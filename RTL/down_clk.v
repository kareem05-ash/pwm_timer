==> flow/design.v <==
module down_clk
(
        input wire chosen_clk,                                           
        input wire i_wb_rst,                                             
        input wire [15:0] divisor_reg,                                   
        output wire slow_clk                                             
);
        reg [15:0] divisor_reg_sync;
        wire zero_flag = divisor_reg_sync == 0;                          
        wire one_flag = divisor_reg_sync == 1;                           
        wire enable = (!zero_flag && !one_flag);                         
        wire odd_flag = divisor_reg_sync[0];                             
        wire [14:0] divisor_reg_sync_shifted = divisor_reg_sync >> 1;    
        reg [14:0] count;                                                
        reg slow_clk_calc;                                               
        assign slow_clk = (zero_flag | one_flag )? chosen_clk : slow_clk_calc;
        always@(posedge chosen_clk or posedge i_wb_rst)
            if(i_wb_rst)    divisor_reg_sync <= 0;
            else            divisor_reg_sync <= divisor_reg;
        always@(posedge chosen_clk or posedge i_wb_rst)
            begin
                if(i_wb_rst)
                    begin
                        count <= 0;                          
                        slow_clk_calc <= 0;                  
                    end
                else if(enable)
                    begin
                        if(!odd_flag && count == divisor_reg_sync_shifted-1)     
                            begin
                                count <= 0;                                      
                                slow_clk_calc <= ~slow_clk_calc;                 
                            end
                        else if(odd_flag)                                        
                            begin
                                if(((count == divisor_reg_sync_shifted) && !slow_clk_calc) || ((count == divisor_reg_sync_shifted-1) && slow_clk_calc))
                                    begin
                                        count <= 0;                              
                                        slow_clk_calc <= ~slow_clk_calc;         
                                    end
                                else 
                                    count <= count + 1;                          
                            end     
                        else            
                            count <= count + 1;                                  
                    end
            end
endmodule
Step by step through the tools: down_clk
What the tools print for down_clk, step after step.
Line numbers count from 1 in the design file above.
Operators: Yosys type, input widths -> output width; for muxes data width and select width s.
Cell names lack the library's common part.
{"block": "design", "design": "down_clk", "clk_port": "chosen_clk", "lib": "sky130hd", "corner": "tt_025C_1v80"}

After elaboration
Counts by Yosys on the flattened word-level netlist (proc, flatten, opt, wreduce; memories kept). Register bits leave out memories and registers merged into their read ports (data or address). Print and check cells are left out. Cells with the same type and inputs are merged into one.
{"block": "word_totals", "ff_bits": 32, "out_inout_bits": 1, "word_cells": 30}
{"block": "op_classes", "addsub": 2, "eq_ne": 3, "muxes": 7, "n_logic": 2, "reduce_logical": 13}
{"block": "op_table", "op": "$mux 15", "n": 3}
{"block": "op_table", "op": "$eq 15x32->1", "n": 1}
{"block": "op_table", "op": "$sub 15x1->16 const B", "n": 1}
{"block": "op_table", "op": "$eq 16x1->1 const B", "n": 1}
{"block": "op_table", "op": "$logic_not 16->1", "n": 1}
{"block": "op_table", "op": "$add 15x1->15 const B", "n": 1}
{"block": "op_table", "op": "$eq 15x15->1", "n": 1}
{"block": "op_table", "op": "$logic_and 1x1->1", "n": 4}
{"block": "op_table", "op": "$logic_not 1->1", "n": 4}
{"block": "op_table", "op": "$reduce_bool 2->1", "n": 2}
{"block": "op_table", "op": "$mux 1", "n": 4}
{"block": "op_table", "op": "$reduce_and 3->1", "n": 1}
{"block": "op_table", "op": "$or 1x1->1", "n": 1}
{"block": "op_table", "op": "$logic_or 1x1->1", "n": 1}
{"block": "op_table", "op": "$not 1->1", "n": 1}

Logic depth
Depth = most cells in a row (Yosys ltp): at word level without a register or memory, in the mapped netlist without a sequential cell, where the memories' decode and read muxes count.
{"block": "logic_depth", "depth_word": 7, "ABC_AREA": 0, "depth_mapped": 9, "mapped_depth_nobuf": 8}

After synthesis
The flow's flattened synthesis, as Yosys stat reports it; memories are mapped. The netlist is that of the ABC_AREA named above (0 if unset); the other value can give another one.
Totals and module areas in this step are rounded.
{"block": "by_type", "cell": "dfrtp_1", "n": 32}
{"block": "by_type", "cell": "xor2_1", "n": 18}
{"block": "by_type", "cell": "xnor2_1", "n": 15}
{"block": "by_type", "cell": "nor3_2", "n": 10}
{"block": "by_type", "cell": "nand2_1", "n": 17}
{"block": "by_type", "cell": "nor4_1", "n": 10}
{"block": "by_type", "cell": "nor3_1", "n": 10}
{"block": "by_type", "cell": "nor2_1", "n": 12}
{"block": "by_type", "cell": "nand3_1", "n": 8}
{"block": "by_type", "cell": "buf_2", "n": 5}
{"block": "by_type", "cell": "ha_1", "n": 2}
{"block": "by_type", "cell": "o21ai_0", "n": 5}
{"block": "by_type", "cell": "inv_1", "n": 5}
{"block": "by_type", "cell": "nand2b_1", "n": 3}
{"block": "by_type", "cell": "nand4_1", "n": 3}
{"block": "by_type", "cell": "or3_1", "n": 3}
{"block": "by_type", "cell": "nand4b_1", "n": 2}
{"block": "by_type", "cell": "nor3_4", "n": 1}
Other cell types: 32; their cells: 45.
{"block": "mapped", "cells": 206, "area_um2": 2000, "ff_cells": 32, "buf_cells": 10}

Below are 2 stored runs of the flow (Yosys, OpenROAD; platform sky130hd) on down_clk, each with its settings and what was measured, unordered. Constraints: input delay and output delay 20% of the set period each, output load 0.01 pF.
The results are shown rounded.

{"run": "record 1", "settings": { "period_ns": 4.84, "CORE_UTILIZATION": 36, "SETUP_SLACK_MARGIN": -0.18, "PLACE_DENSITY_LB_ADDON": 0.26, "CORE_ASPECT_RATIO": 1.08, "CORE_MARGIN": 5, "GPL_TIMING_DRIVEN": 0, "CAP_MARGIN": 0, "SLEW_MARGIN": 20 }, "results": { "design.die.area_um2": 7100, "fin_ws_ps": 660, "yosys.chip_area_um2": 2000, "final_stdcell_area_um2": 2400 }}
{"run": "record 2", "settings": { "period_ns": 4.31, "CORE_UTILIZATION": 46, "PLACE_DENSITY_LB_ADDON": 0.01, "CORE_ASPECT_RATIO": 0.87, "CORE_MARGIN": 2, "CTS_CLUSTER_SIZE": 25, "SLEW_MARGIN": 30, "MAX_ROUTING_LAYER": "met4", "CAP_MARGIN": 20 }, "results": { "yosys.chip_area_um2": 2000, "design.die.area_um2": 4900, "fin_ws_ps": 490, "final_stdcell_area_um2": 2400 }}
