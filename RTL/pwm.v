==> flow/design.v <==
module pwm
(
        input wire chosen_clk,                                   
        input wire rst,                                          
        input wire pwm_en,                                       
        input wire DC_sel,                                       
        input wire [15:0] i_DC,                                  
        input wire [15:0] counter,                               
        input wire [15:0] period_reg,                            
        input wire [15:0] DC_reg,                                
        output wire pwm                                          
);
        reg [15:0] period_reg_sync;
        reg [15:0] DC_reg_sync;
        reg pwm_en_sync;
        reg DC_sel_sync;
        reg pwm_calc;                                            
        wire [15:0] DC;                                          
        assign DC = DC_sel_sync? i_DC : DC_reg_sync;
        assign pwm = (DC > period_reg_sync)? chosen_clk : pwm_calc;
        always@(posedge chosen_clk or posedge rst) begin
            if(rst) begin
                period_reg_sync <= 0;
                DC_reg_sync <= 0;  
                pwm_en_sync <= 0;
                DC_sel_sync <= 0; 
            end else begin
                period_reg_sync <= period_reg;
                DC_reg_sync <= DC_reg;
                pwm_en_sync <= pwm_en;
                DC_sel_sync <= DC_sel; 
            end
        end
        always@(posedge chosen_clk or posedge rst) begin
            if(rst) begin
                pwm_calc <= 1'b0;
            end else if(pwm_en_sync) begin
                if(counter < period_reg_sync) begin
                    pwm_calc <= (counter < DC)? 1'b1 : 1'b0;
                end else begin
                    pwm_calc <= 1'b0;            
                end  
            end
        end
endmodule
* Reports on pwm
What the tools print for pwm, step after step. Lines are those of the file above, counted from 1. Operators: Yosys type, input widths -> output width; for muxes data width and select width s. A cell with -- has no value.
Design: top pwm, clock chosen_clk, standard-cell library sky130hd, timing corner tt_025C_1v80

* Word level
Yosys after proc, flatten, opt, wreduce and memory -nomap, before mapping. Enables and synchronous resets that opt folds into registers are not counted as muxes. Memory bits, and registers merged into a memory's read port (data or address), are not among the register bits. Print and check cells are not counted. Equal cells are merged and count once.
Storage and ports: register bits after elaboration 35, input port bits 68, output and inout bits 1, cells after elaboration 12
Operators by class: order comparisons 3, muxes and demuxes 4
Operator list (count):
- $lt 16x16->1 | 2
- $gt 16x16->1 | 1
- $mux 16 | 1
- $mux 1 | 3

* Logic depth
Longest topological path by Yosys (ltp), each cell counted once; first at word level (registers and memories cut), then after technology mapping (sequential cells cut; the memories' decode and read muxes count).
Depth: depth after elaboration 4, ABC_AREA 0, mapped depth 10, mapped depth without buffers 8

* Netlist
Yosys stat after the flow's synthesis: flattened, memories mapped to cells. It holds for the ABC_AREA given above (unset counts as 0); a run with the other value may have another netlist.
Cells by type:
- sky130_fd_sc_hd__dfrtp_1 | count 35, area in all 875.84 um^2
- sky130_fd_sc_hd__ha_1 | count 46, area in all 575.552 um^2
- sky130_fd_sc_hd__mux2i_1 | count 16, area in all 160.154 um^2
- sky130_fd_sc_hd__inv_1 | count 26, area in all 97.594 um^2
- sky130_fd_sc_hd__a21oi_1 | count 18, area in all 90.086 um^2
- sky130_fd_sc_hd__nand4_1 | count 8, area in all 50.048 um^2
- sky130_fd_sc_hd__nand2_1 | count 7, area in all 26.275 um^2
- sky130_fd_sc_hd__nor2b_1 | count 4, area in all 25.024 um^2
- sky130_fd_sc_hd__o21ai_0 | count 5, area in all 25.024 um^2
- sky130_fd_sc_hd__a21o_1 | count 3, area in all 22.522 um^2
- sky130_fd_sc_hd__nor2_1 | count 6, area in all 22.522 um^2
- sky130_fd_sc_hd__inv_2 | count 5, area in all 18.768 um^2
- sky130_fd_sc_hd__o41ai_1 | count 2, area in all 17.517 um^2
- sky130_fd_sc_hd__a211oi_1 | count 2, area in all 15.014 um^2
- sky130_fd_sc_hd__nand3_1 | count 3, area in all 15.014 um^2
- sky130_fd_sc_hd__o21ai_1 | count 3, area in all 15.014 um^2
- sky130_fd_sc_hd__or3_1 | count 2, area in all 12.512 um^2
- sky130_fd_sc_hd__mux2_1 | count 1, area in all 11.261 um^2
Other cell types: 10; their cells: 10.
Synthesis totals: standard cells after synthesis 202, synthesis area 2149.6 um^2, sequential area 875.8 um^2, flip-flop cells 35, buffer cells 2

Wiki page: pwm / flow data

Below are 2 stored runs of the flow (Yosys, OpenROAD; platform sky130hd) on pwm, each with its settings and what was measured, unordered. Constraints: input delay and output delay 20% of the set period each, output load 0.01 pF.
"achieved clock period" is the run's clock period less its worst setup slack. It is reckoned from that one timing run; input and output delays stay at 20% of the period that was set.
By "worst setup path time" is meant the share of the clock period that the worst setup path is allowed (20% is reserved at inputs, 20% at outputs), minus its slack. Clock arrival times at its registers enter into it.
"power" is the tool's figure for a default switching activity; nothing was simulated.
"worst setup path time" is given in steps of 10 ps.
[run A] settings: period_ns=5.76, CAP_MARGIN=20, CORE_MARGIN=2, CORE_UTILIZATION=40, SLEW_MARGIN=20
[run A] result: chip area after synthesis (Yosys) 2149.6 um^2, die area 5976.1 um^2, standard-cell area of the final layout 3067.9 um^2, utilization 59.7 %, worst setup slack after layout 723 ps, total negative slack 0 ps, worst hold slack 515 ps, power 0.6952 mW
[run B] settings: period_ns=3.86, CORE_UTILIZATION=44, PLACE_DENSITY_LB_ADDON=0.17, CELL_PAD_IN_SITES_GLOBAL_PLACEMENT=0, CTS_CLUSTER_SIZE=53, CTS_CLUSTER_DIAMETER=143, CAP_MARGIN=40, CORE_MARGIN=2, SLEW_MARGIN=20
[run B] result: chip area after synthesis (Yosys) 2149.6 um^2, die area 5460.5 um^2, standard-cell area of the final layout 3383.2 um^2, utilization 71.6 %, worst setup slack after layout 78 ps, total negative slack 0 ps, worst hold slack 497 ps, power 1.047 mW, achieved clock period 3782 ps, worst setup path time 2240 ps, worst setup path kind in2out
