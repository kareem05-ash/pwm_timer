==> flow/design.v <==
module wb_slave#
(   
        parameter num_ch = 4,                            
        parameter mem_width = 16,                        
        parameter mem_depth = 4 * num_ch,                
        parameter adr_width = 16                         
)   
(   
        input wire i_wb_clk,                             
        input wire i_wb_rst,                             
        input wire i_wb_cyc,                             
        input wire i_wb_stb,                             
        input wire i_wb_we,                              
        input wire [num_ch-1:0] irq_flag,                
        input wire [adr_width-1:0] i_wb_adr,             
        input wire [mem_width-1:0] i_wb_data,            
        output reg o_wb_ack,                             
        output reg [mem_width-1:0] o_wb_data             
);  
        reg [mem_width-1:0] regfile [0:mem_depth-1];     
        integer i;                                       
        always@(posedge i_wb_clk or posedge i_wb_rst) begin
            if (i_wb_rst) begin
                    o_wb_ack <= 0;
                    o_wb_data <= 0; 
                    for(i=0; i<mem_depth; i=i+1) begin
                        regfile[i] <= 0;                 
                    end
            end else begin
                for(i=0; i<num_ch; i=i+1) begin
                    if(irq_flag[i]) regfile[4*i + 0][5] <= 1;
                end
                if(i_wb_cyc && i_wb_stb && (i_wb_adr < mem_depth)) begin
                    if(i_wb_we) begin                   
                        regfile[i_wb_adr] <= i_wb_data; 
                        o_wb_ack <= 1;                   
                    end else begin                      
                        o_wb_data <= regfile[i_wb_adr];
                        o_wb_ack <= 1;                   
                    end 
                end else begin
                o_wb_ack <= 0;                           
                end
            end
        end
endmodule
# Tool chain data of wb_slave
# The steps from the RTL of wb_slave to its reports follow in flow order.
# Line numbers count from 1 in the design file above.
# Library cell names are shortened.
# The mark - stands for no value.
# design
top	wb_slave
clock_port	i_wb_clk
cell_library	sky130hd
corner	tt_025C_1v80

# After elaboration
# Yosys after proc, flatten, opt, wreduce and memory -nomap, before mapping. Print and check cells are not counted. Equal cells are merged and count once.
# bits
regBits	273
latchBits	0
mem_bits_rw	0
mem_bits_ro	0
clocked_rd_ports_x_width	0
n_memories	0
out_inout_bits	17
wordCells	81
# classes
addsub	0
mul	0
div	0
compare	1
n_eq	15
n_shift	0
muxes	18
bitwise	1
n_reduce_logical	20
# op_table
operator	count
parallel mux 16 bit (select 16 bit)	1
AND reduction 3 bit	16
equality test 4 bit (second input constant)	8
2-to-1 mux 1 bit	17
< comparator 16 x 5 -> 1 bit (second input constant)	1
equality test 4 x 3 -> 1 bit (second input constant)	4
equality test 4 x 2 -> 1 bit (second input constant)	2
equality test 4 x 1 -> 1 bit (second input constant)	1
zero test 4 bit	1
logical AND 1 bit	2
AND reduction 2 bit	1
inverter 1 bit	1

# Longest topological paths
# Yosys ltp: most cells in a row. Word level: on the elaborated netlist, between registers, memories and ports. Mapped: between sequential cells and ports; inverters and the memories' decode and read muxes count.
# depth
ltp_word	4
abc_area	1
ltp_mapped	10

# Netlist
# Source: synth_stat.txt of the flow (Yosys; design flattened, memories mapped). It holds for the ABC_AREA given above (unset counts as 0); a run with the other value may have another netlist.
# Totals and module areas in this step are rounded.
# mapped
stdcells	1776
synth_area_mm2	0.01324
flip_flops	273
buf_cells	126
# by_type
cell	count	type_area_um2
dfrtp_1	273	6.83E+03
nand2_1	663	2.49E+03
o21ai_0	246	1.23E+03
nand3_1	144	720.691
inv_1	146	548.026
nor2_1	115	431.664
clkbuf_1	84	315.302
buf_2	31	155.149
o21ai_1	22	110.106
nor3_4	5	81.328
buf_4	8	60.058
nor2_4	5	56.304
nor2_2	8	50.048
nor3_2	4	40.038
or2_2	4	25.024
inv_2	6	22.522
a21oi_1	4	20.019
nand2_2	2	12.512
# Other cell types: 4; their cells: 6.

# Timing after synthesis
# OpenSTA on the mapped netlist: ideal clock, no wires. The path of least setup slack (recovery checks aside). Input and output delay are each 20% of the period. Register names are those of the netlist, which keeps one name where synthesis merged equal registers.
# synth_timing
kind	input -> register
from	input i_wb_adr[9]
to	register regfile[13][0]
period_ns	2.74
setup_ns	0.126
t_first_pin_ns	0.548
arrival_time_ns	1.686
slack_ns	0.928
delay_ns	1.264
stages	8
synth_period_reached_ns	1.812
# "delay_ns" = arrival - input delay + setup time.
# "stages" counts driving pins, that of a launching flip-flop among them; a cell with two outputs on the path counts twice.
# "synth_period_reached_ns" = period - worst setup slack (recovery checks aside). The figure is calculated, with input and output delays left at 20% of the set period.
# The rows between start and end are the longest chain of elaborated cells between them; the timing report does not say that the signal goes this way. Where chains are equally long, one stands for them.
# A line is the first line of the expression or statement that the cell stems from. Yosys adds cells for indexed reads and writes and turns some case tables into memories.
# Where a signal picks the word or bit written, the line may be left out of the assigning lines.
# synth_between
cell_sequence	nor2_1 > nand2_1 > nor2_1 > nand3_2 > buf_4 > nor3_4 > buf_2 > o21ai_0
elab_chain_len	3
cone_cells	3
cone_lines	1
# synth_lines
element	line	text
start: declaration	15	input wire [adr_width-1:0] i_wb_adr,
< comparator 16 x 5 -> 1 bit	33	if(i_wb_cyc && i_wb_stb && (i_wb_adr < mem_depth)) begin
logical AND 1 bit	33
AND reduction 3 bit	-
end: assignment	27	regfile[i] <= 0;
end: declaration	20	reg [mem_width-1:0] regfile [0:mem_depth-1];

# Worst path after layout
# Path of least setup slack in the final report of job 1 (OpenROAD, finished layout, wires in). Where an end is a register, its clock arrival counts in the times.
# layout_timing
kind	register -> output
from	register o_wb_data[8]
to	output o_wb_data[8]
period_ns	2.26
t_first_pin_ns	0.53
arrival_time_ns	1.61
slack_ns	0.19
stages	2
# layout_between
cell_sequence	dfrtp_1 > clkdlybuf4s50_1
elab_chain_len	0
cone_cells	0
cone_lines	0
# layout_lines
element	line	text
start: declaration	18	output reg [mem_width-1:0] o_wb_data
start: assignment	25	o_wb_data <= 0;
start: assignment	38	o_wb_data <= regfile[i_wb_adr];
end: declaration	18

# wb_slave through Yosys and OpenROAD on sky130hd: 2 stored runs, unordered, with their settings and measured results. The constraints put input and output delay at 20% of the set period each and load the outputs with 0.01 pF.
# "timing.achieved_period_ns": clock period set for the run, less the worst setup slack. It is reckoned from that one timing run; input and output delays stay at 20% of the period that was set.
# "worstPathTime_ns" is the time allowed to the run's worst setup path (the clock period less input and output delay, where it has them) less its slack. Clock arrival times count: a late capture clock shortens it, a late launch clock lengthens it.
# "totalPower_uw": no workload was simulated; the value follows from the tool's default switching activity.
# Measured values are rounded.
# Settings: -- = not set for that run.
item,job 1,job 2
period_ns,2.26,3.14
CORE_UTILIZATION,22,70
SETUP_SLACK_MARGIN,0.16,--
PLACE_DENSITY,0.43,--
ABC_AREA,1,--
GPL_TIMING_DRIVEN,1,0
CTS_CLUSTER_DIAMETER,361,--
CAP_MARGIN,20,20
CORE_MARGIN,2,2
SLEW_MARGIN,20,20
PLACE_DENSITY_LB_ADDON,--,0.17
CELL_PAD_IN_SITES_DETAIL_PLACEMENT,--,0
CTS_CLUSTER_SIZE,--,35
MAX_ROUTING_LAYER,--,met5
layout_stdcell_area_mm2,0.01696,0.01429
timing.achieved_period_ns,2.067,3.025
worstPathTime_ns,1.61,2.40
worst_setup_path_type,register -> output,input -> register
totalPower_uw,11200,7059
ws_setup_ns,0.193,0.115
fin_tns_ns,0.000,0.000
die_footprint_mm2,0.06214,0.01874
synth_area_mm2,0.01324,0.01236
utilization_pct,28.6,82.6
